==> flow/design.v <==
module UART_TX
  #(parameter CLK_FREQ = 25000000,
    parameter BAUD_RATE = 115200)
  (
   input       i_Rst_L,
   input       i_Clock,
   input       i_TX_DV,
   input [7:0] i_TX_Byte,
   output reg  o_TX_Active,
   output reg  o_TX_Serial,
   output reg  o_TX_Done
   );
  localparam CLKS_PER_BIT = CLK_FREQ / BAUD_RATE;
  localparam IDLE         = 2'b00;
  localparam TX_START_BIT = 2'b01;
  localparam TX_DATA_BITS = 2'b10;
  localparam TX_STOP_BIT  = 2'b11;
  reg [2:0] r_SM_Main;
  reg [$clog2(CLKS_PER_BIT):0] r_Clock_Count;
  reg [2:0] r_Bit_Index;
  reg [7:0] r_TX_Data;
  always @(posedge i_Clock or negedge i_Rst_L)
  begin
    if (~i_Rst_L)
    begin
      r_SM_Main <= 3'b000;
    end
    else
    begin
      o_TX_Done <= 1'b0;
      case (r_SM_Main)
        IDLE :
          begin
            o_TX_Serial   <= 1'b1;          
            r_Clock_Count <= 0;
            r_Bit_Index   <= 0;
            if (i_TX_DV == 1'b1)
            begin
              o_TX_Active <= 1'b1;
              r_TX_Data   <= i_TX_Byte;
              r_SM_Main   <= TX_START_BIT;
            end
            else
              r_SM_Main <= IDLE;
          end  
        TX_START_BIT :
          begin
            o_TX_Serial <= 1'b0;
            if (r_Clock_Count < CLKS_PER_BIT-1)
            begin
              r_Clock_Count <= r_Clock_Count + 1;
              r_SM_Main     <= TX_START_BIT;
            end
            else
            begin
              r_Clock_Count <= 0;
              r_SM_Main     <= TX_DATA_BITS;
            end
          end  
        TX_DATA_BITS :
          begin
            o_TX_Serial <= r_TX_Data[r_Bit_Index];
            if (r_Clock_Count < CLKS_PER_BIT-1)
            begin
              r_Clock_Count <= r_Clock_Count + 1;
              r_SM_Main     <= TX_DATA_BITS;
            end
            else
            begin
              r_Clock_Count <= 0;
              if (r_Bit_Index < 7)
              begin
                r_Bit_Index <= r_Bit_Index + 1;
                r_SM_Main   <= TX_DATA_BITS;
              end
              else
              begin
                r_Bit_Index <= 0;
                r_SM_Main   <= TX_STOP_BIT;
              end
            end
          end  
        TX_STOP_BIT :
          begin
            o_TX_Serial <= 1'b1;
            if (r_Clock_Count < CLKS_PER_BIT-1)
            begin
              r_Clock_Count <= r_Clock_Count + 1;
              r_SM_Main     <= TX_STOP_BIT;
            end
            else
            begin
              o_TX_Done     <= 1'b1;
              r_Clock_Count <= 0;
              r_SM_Main     <= IDLE;
              o_TX_Active   <= 1'b0;
            end
          end  
        default :
          r_SM_Main <= IDLE;
      endcase
    end
  end
endmodule
module UART_RX
  #(parameter CLK_FREQ = 25000000,
    parameter BAUD_RATE = 115200)
  (
   input        i_Clock,
   input        i_RX_Serial,
   output       o_RX_DV,
   output [7:0] o_RX_Byte
   );
  localparam CLKS_PER_BIT = CLK_FREQ / BAUD_RATE;
  parameter IDLE         = 3'b000;
  parameter RX_START_BIT = 3'b001;
  parameter RX_DATA_BITS = 3'b010;
  parameter RX_STOP_BIT  = 3'b011;
  parameter CLEANUP      = 3'b100;
  reg [7:0] r_Clock_Count = 0;
  reg [2:0] r_Bit_Index   = 0;  
  reg [7:0] r_RX_Byte     = 0;
  reg       r_RX_DV       = 0;
  reg [2:0] r_SM_Main     = 0;
  always @(posedge i_Clock)
  begin
    case (r_SM_Main)
      IDLE :
        begin
          r_RX_DV       <= 1'b0;
          r_Clock_Count <= 0;
          r_Bit_Index   <= 0;
          if (i_RX_Serial == 1'b0)           
            r_SM_Main <= RX_START_BIT;
          else
            r_SM_Main <= IDLE;
        end
      RX_START_BIT :
        begin
          if (r_Clock_Count == (CLKS_PER_BIT-1)/2)
          begin
            if (i_RX_Serial == 1'b0)
            begin
              r_Clock_Count <= 0;   
              r_SM_Main     <= RX_DATA_BITS;
            end
            else
              r_SM_Main <= IDLE;
          end
          else
          begin
            r_Clock_Count <= r_Clock_Count + 1;
            r_SM_Main     <= RX_START_BIT;
          end
        end  
      RX_DATA_BITS :
        begin
          if (r_Clock_Count < CLKS_PER_BIT-1)
          begin
            r_Clock_Count <= r_Clock_Count + 1;
            r_SM_Main     <= RX_DATA_BITS;
          end
          else
          begin
            r_Clock_Count          <= 0;
            r_RX_Byte[r_Bit_Index] <= i_RX_Serial;
            if (r_Bit_Index < 7)
            begin
              r_Bit_Index <= r_Bit_Index + 1;
              r_SM_Main   <= RX_DATA_BITS;
            end
            else
            begin
              r_Bit_Index <= 0;
              r_SM_Main   <= RX_STOP_BIT;
            end
          end
        end  
      RX_STOP_BIT :
        begin
          if (r_Clock_Count < CLKS_PER_BIT-1)
          begin
            r_Clock_Count <= r_Clock_Count + 1;
            r_SM_Main     <= RX_STOP_BIT;
          end
          else
          begin
            r_RX_DV       <= 1'b1;
            r_Clock_Count <= 0;
            r_SM_Main     <= CLEANUP;
          end
        end  
      CLEANUP :
        begin
          r_SM_Main <= IDLE;
          r_RX_DV   <= 1'b0;
        end
      default :
        r_SM_Main <= IDLE;
    endcase
  end
  assign o_RX_DV   = r_RX_DV;
  assign o_RX_Byte = r_RX_Byte;
endmodule
module LFSR #(parameter WIDTH = 16, parameter SEED = 16'hACE1)
  (
   input              i_Clock,
   input              i_Enable,
   output [7:0]   o_LFSR_Byte
   );
  reg [WIDTH-1:0] r_LFSR = SEED;
  always @(posedge i_Clock)
  begin
    if (i_Enable)
      r_LFSR <= {r_LFSR[WIDTH-2:0], r_LFSR[WIDTH-1] ^ r_LFSR[6] ^ r_LFSR[4] ^ r_LFSR[3]};
  end
  assign o_LFSR_Byte = r_LFSR[7:0];
endmodule
module SAR #(parameter WIDTH = 16)
  (
   input             i_Clock,
   input             i_Enable,
   input [7:0]       i_Data,
   output [WIDTH-1:0] o_SAR
   );
  reg [WIDTH-1:0] r_SAR = 0;
  always @(posedge i_Clock)
  begin
    if (i_Enable)
      r_SAR <= r_SAR + i_Data;
  end
  assign o_SAR = r_SAR;
endmodule
module BaudGenT(
    input wire         reset_n,            
    input wire         clock,              
    input wire  [1:0]  baud_rate,          
    output reg         baud_clk            
);
reg [13 : 0] clock_ticks;
reg [13 : 0] final_value;
localparam BAUD24  = 2'b00,
           BAUD48  = 2'b01,
           BAUD96  = 2'b10,
           BAUD192 = 2'b11;
always @(*)
begin
    case (baud_rate)
        BAUD24 : final_value = 14'd10417;   
        BAUD48 : final_value = 14'd5208;    
        BAUD96 : final_value = 14'd2604;    
        BAUD192 : final_value = 14'd1302;   
        default: final_value = 14'd0;       
    endcase
end
always @(negedge reset_n, posedge clock)
begin
    if(!reset_n)
    begin
        clock_ticks <= 14'd0; 
        baud_clk    <= 1'b0; 
    end
    else
    begin
        if (clock_ticks == final_value)
        begin
            clock_ticks <= 14'd0; 
            baud_clk    <= ~baud_clk; 
        end 
        else
        begin
            clock_ticks <= clock_ticks + 1'd1;
            baud_clk    <= baud_clk;
        end
    end 
end
endmodule
module UART_TOP (
    input clk,
    input rst_n,
    input mode,
    input i_TX_DV,
    input [7:0] tx_byte,
    input [1:0] baud_rate,
    output o_RX_DV,
    output [7:0] rx_byte,
    output [15:0] o_SAR_Tx,
    output [15:0] o_SAR_Rx
);
  wire baud_clk;
  wire [7:0] w_LFSR_Byte;
  wire w_TX_Serial;
  wire [15:0] w_SAR_Tx;
  wire [15:0] w_SAR_Rx;
  wire [7:0] input_data;
assign input_data = (mode)? w_LFSR_Byte : tx_byte;
  UART_TX #(.CLK_FREQ(25000000), .BAUD_RATE(115200)) UART_TX_INST (
    .i_Rst_L(rst_n),
    .i_Clock(clk),
    .i_TX_DV(i_TX_DV),
    .i_TX_Byte(input_data),
    .o_TX_Active(),
    .o_TX_Serial(w_TX_Serial),
    .o_TX_Done()
  );
  UART_RX #(.CLK_FREQ(25000000), .BAUD_RATE(115200)) UART_RX_INST (
    .i_Clock(clk),
    .i_RX_Serial(w_TX_Serial),
    .o_RX_DV(o_RX_DV),
    .o_RX_Byte(rx_byte)
  );
    LFSR #(.WIDTH(16), .SEED(16'hACE1)) LFSR_INST (
    .i_Clock(clk),
    .i_Enable(i_TX_DV),
    .o_LFSR_Byte(w_LFSR_Byte)
  );
  SAR #(.WIDTH(16)) SAR_TX_INST (
    .i_Clock(clk),
    .i_Enable(i_TX_DV),
    .i_Data(w_LFSR_Byte),
    .o_SAR(w_SAR_Tx)
  );
  SAR #(.WIDTH(16)) SAR_RX_INST (
    .i_Clock(clk),
    .i_Enable(o_RX_DV),
    .i_Data(rx_byte),
    .o_SAR(w_SAR_Rx)
  );
assign o_SAR_Tx = w_SAR_Tx;
assign o_SAR_Rx = w_SAR_Rx;
endmodule
* Step by step through the tools: BaudGenT
The steps from the RTL of BaudGenT to its reports follow in flow order.
Lines are those of the file above, counted from 1.
Operators carry their Yosys type and port widths (W data, S select, Z words).
Library cell names are shortened.
A cell with n/a has no value.
- Design top :: BaudGenT
- Clock input :: clock
- Standard-cell library :: sky130hd
- Corner :: tt_025C_1v80

* Word-level counts
Yosys after proc, flatten, opt, wreduce and memory -nomap, before mapping. Enables and synchronous resets that opt folds into registers are not counted as muxes. Memory bits, and registers merged into a memory's read port (data or address), are not among the register bits. Print and check cells are not counted. Equal cells are merged and count once.
- Register bits :: 15
- Bits of input ports :: 4
- Output and inout bits :: 1
- Elaborated cells :: 11
- $add $sub $neg :: 1
- Equal/unequal tests :: 4
- Mux-type cells :: 2
- Bitwise operators :: 1
- Reductions and logical operators :: 1
** Operator list (number)
- $pmux W14 S4 :: 1
- $add A14 B1 Y14 const B :: 1
- $eq A14 B14 Y1 :: 1
- $mux W14 :: 1
- $eq A2 B2 Y1 const B :: 2
- $eq A2 B1 Y1 const B :: 1
- $logic_not A2 Y1 :: 1
- $not A1 Y1 :: 1

* Longest topological paths
Longest topological path by Yosys (ltp), each cell counted once; first at word level (registers and memories cut), then after technology mapping (sequential cells cut; the memories' decode and read muxes count).
- Word-level depth :: 4
- ABC_AREA :: 0
- Gate-level depth with buffers :: 7
- Depth with buffers taken out :: 6

* After synthesis
Yosys stat after the flow's synthesis: flattened, memories mapped to cells. It holds for the ABC_AREA given above (unset counts as 0); a run with the other value may have another netlist.
** Cells by type
- dfrtp_1 :: number 15, area in all 375.36 µm²
- xnor2_1 :: number 15, area in all 131.376 µm²
- ha_1 :: number 7, area in all 87.584 µm²
- nor2_1 :: number 16, area in all 60.058 µm²
- nor4_4 :: number 2, area in all 42.541 µm²
- nand4_1 :: number 5, area in all 31.28 µm²
- nor3_1 :: number 6, area in all 30.029 µm²
- xor2_1 :: number 3, area in all 26.275 µm²
- buf_6 :: number 2, area in all 22.522 µm²
- nand3_1 :: number 4, area in all 20.019 µm²
- inv_1 :: number 5, area in all 18.768 µm²
- nor4_1 :: number 3, area in all 18.768 µm²
- and3_2 :: number 2, area in all 15.014 µm²
- o22ai_2 :: number 1, area in all 12.512 µm²
- o211a_1 :: number 1, area in all 10.01 µm²
- and4_1 :: number 1, area in all 8.758 µm²
- clkbuf_1 :: number 2, area in all 7.507 µm²
- nand2_1 :: number 2, area in all 7.507 µm²
Not listed: further types 3, cells in them 3.
- Standard cells after synthesis :: 95
- Synthesis area :: 945.9 µm²
- Sequential area :: 375.4 µm²
- Flip-flop cells :: 15
- Buffers :: 4

* Path before layout
Path of least setup slack by OpenSTA after synthesis, without wires, with an ideal clock, recovery checks aside; 20% of the period is set as input and as output delay. Where synthesis merged equal registers, the netlist keeps one of their names.
- Path type :: input port to flip-flop
- Start point :: input baud_rate[0]
- End point :: register clock_ticks[5]
- Period :: 2070 ps
- Input delay :: 414 ps
- Setup time :: 119 ps
- Time at the first pin :: 414 ps
- Arrival :: 1752 ps
- Data required time :: 1951 ps
- Slack :: 199 ps
- Path delay :: 1457 ps
- Driving pins on the path :: 7
- Path buffers :: 1
- Synthesis period reached :: 1871 ps
"path delay" = arrival - input delay + setup time.
"driving pins on the path": output pins that drive a net of the path, with the launching flip-flop's if there is one; two outputs of one cell count as two.
"synthesis period reached" = period - worst setup slack (recovery checks aside). The figure is calculated, with input and output delays left at 20% of the set period.
Between the ends stands the longest chain of elaborated cells between them, by number of cells; it is not shown to be the way that was timed. Of several equally long chains one is given.
A line is the first line of the expression or statement that the cell stems from. Yosys adds cells for indexed reads and writes and turns some case tables into memories.
A register here has more assigning lines than the two given.
- Cells stage by stage :: inv_1 ha_1 nor4_4 o22ai_2 nor4_4 buf_6 nor2_1
- Length of the longest elaborated chain :: 4
- Elaborated cells between the ends (all ways) :: 7
- Source lines of those cells :: 2
- Those cells by class :: 4 x eq/ne; 2 x mux; 1 x reduce/logical
** RTL lines, path after synthesis
- start: declaration :: line 237 : input wire  [1:0]  baud_rate,
- $eq A2 B2 Y1 :: line 248 : case (baud_rate)
- $pmux W14 S4 :: line 248
- $eq A14 B14 Y1 :: line 265 : if (clock_ticks == final_value)
- $mux W14 :: line 265
- end: assignment :: line 267 : clock_ticks <= 14'd0;
- end: assignment :: line 272 : clock_ticks <= clock_ticks + 1'd1;
- end: declaration :: line 240 : reg [13 : 0] clock_ticks;

* Timing after layout
From the final timing report of job 1: the path of least setup slack in the routed layout; clock arrival at registers is part of the times.
The path's times are printed in steps of 10 ps; the period is the one set.
- Path type :: input port to flip-flop
- Start point :: input baud_rate[0]
- End point :: register baud_clk
- Period :: 1310 ps
- Input delay :: 260 ps
- Setup time :: 70 ps
- Time at the first pin :: 260 ps
- Arrival :: 1740 ps
- Data required time :: 1480 ps
- Slack :: -260 ps
- Driving pins on the path :: 10
- Path buffers :: 4
Between the ends stands the longest chain of elaborated cells between them, by number of cells; it is not shown to be the way that was timed. Of several equally long chains one is given.
A register here has more assigning lines than the two given.
- Cells stage by stage :: buf_6 inv_6 ha_4 buf_6 nor4_4 o22ai_2 nor4_4 buf_4 buf_12 xor2_1
- Length of the longest elaborated chain :: 3
- Elaborated cells between the ends (all ways) :: 6
- Source lines of those cells :: 2
- Those cells by class :: 4 x eq/ne; 1 x mux; 1 x reduce/logical
** RTL lines, path post-layout
- start: declaration :: line 237 : input wire  [1:0]  baud_rate,
- $eq A2 B2 Y1 :: line 248 : case (baud_rate)
- $pmux W14 S4 :: line 248
- $eq A14 B14 Y1 :: line 265 : if (clock_ticks == final_value)
- end: assignment :: line 268 : baud_clk    <= ~baud_clk;
- end: assignment :: line 273 : baud_clk    <= baud_clk;
- end: declaration :: line 238 : output reg         baud_clk

Add stored flow runs of BaudGenT

Record of 2 stored runs of the RTL-to-layout flow on BaudGenT, platform sky130hd. The runs are unordered. Constraints: input delay and output delay 20% of the set period each, output load 0.01 pF.
"time used up by the worst setup path" is the time allowed to the run's worst setup path (the clock period less input and output delay, where it has them) less its slack. Clock arrival times count: a late capture clock shortens it, a late launch clock lengthens it.
"time used up by the worst setup path" is given in steps of 10 ps.

** Job 1
- Settings :: period_ns=1.31; CORE_UTILIZATION=21; PLACE_DENSITY_LB_ADDON=0.16; CORE_MARGIN=5; CELL_PAD_IN_SITES_GLOBAL_PLACEMENT=3; CELL_PAD_IN_SITES_DETAIL_PLACEMENT=0; GPL_ROUTABILITY_DRIVEN=1; CAP_MARGIN=35; SLEW_MARGIN=30
- Time used up by the worst setup path :: 1310 ps
- Class of the worst setup path :: input port to flip-flop
- Mapped cell area after synthesis :: 945.9 µm²
- Sum of negative setup slack :: -3417 ps
- Utilization of the finished layout :: 0.333
- Die outline area :: 5946.7 µm²
- Setup slack of the worst path :: -260 ps

** Job 2
- Settings :: period_ns=2.93; CORE_UTILIZATION=34; SETUP_SLACK_MARGIN=-0.29; PLACE_DENSITY=0.59; HOLD_SLACK_MARGIN=-0.1; TNS_END_PERCENT=5; GPL_TIMING_DRIVEN=1; GPL_ROUTABILITY_DRIVEN=0; CTS_CLUSTER_SIZE=77; CTS_CLUSTER_DIAMETER=328; CAP_MARGIN=15; MIN_ROUTING_LAYER=met2; CORE_MARGIN=2; SLEW_MARGIN=20
- Mapped cell area after synthesis :: 945.9 µm²
- Time used up by the worst setup path :: 1840 ps
- Class of the worst setup path :: input port to flip-flop
- Setup slack of the worst path :: 507 ps
- Die outline area :: 3220.0 µm²
- Sum of negative setup slack :: 0 ps
- Utilization of the finished layout :: 0.382
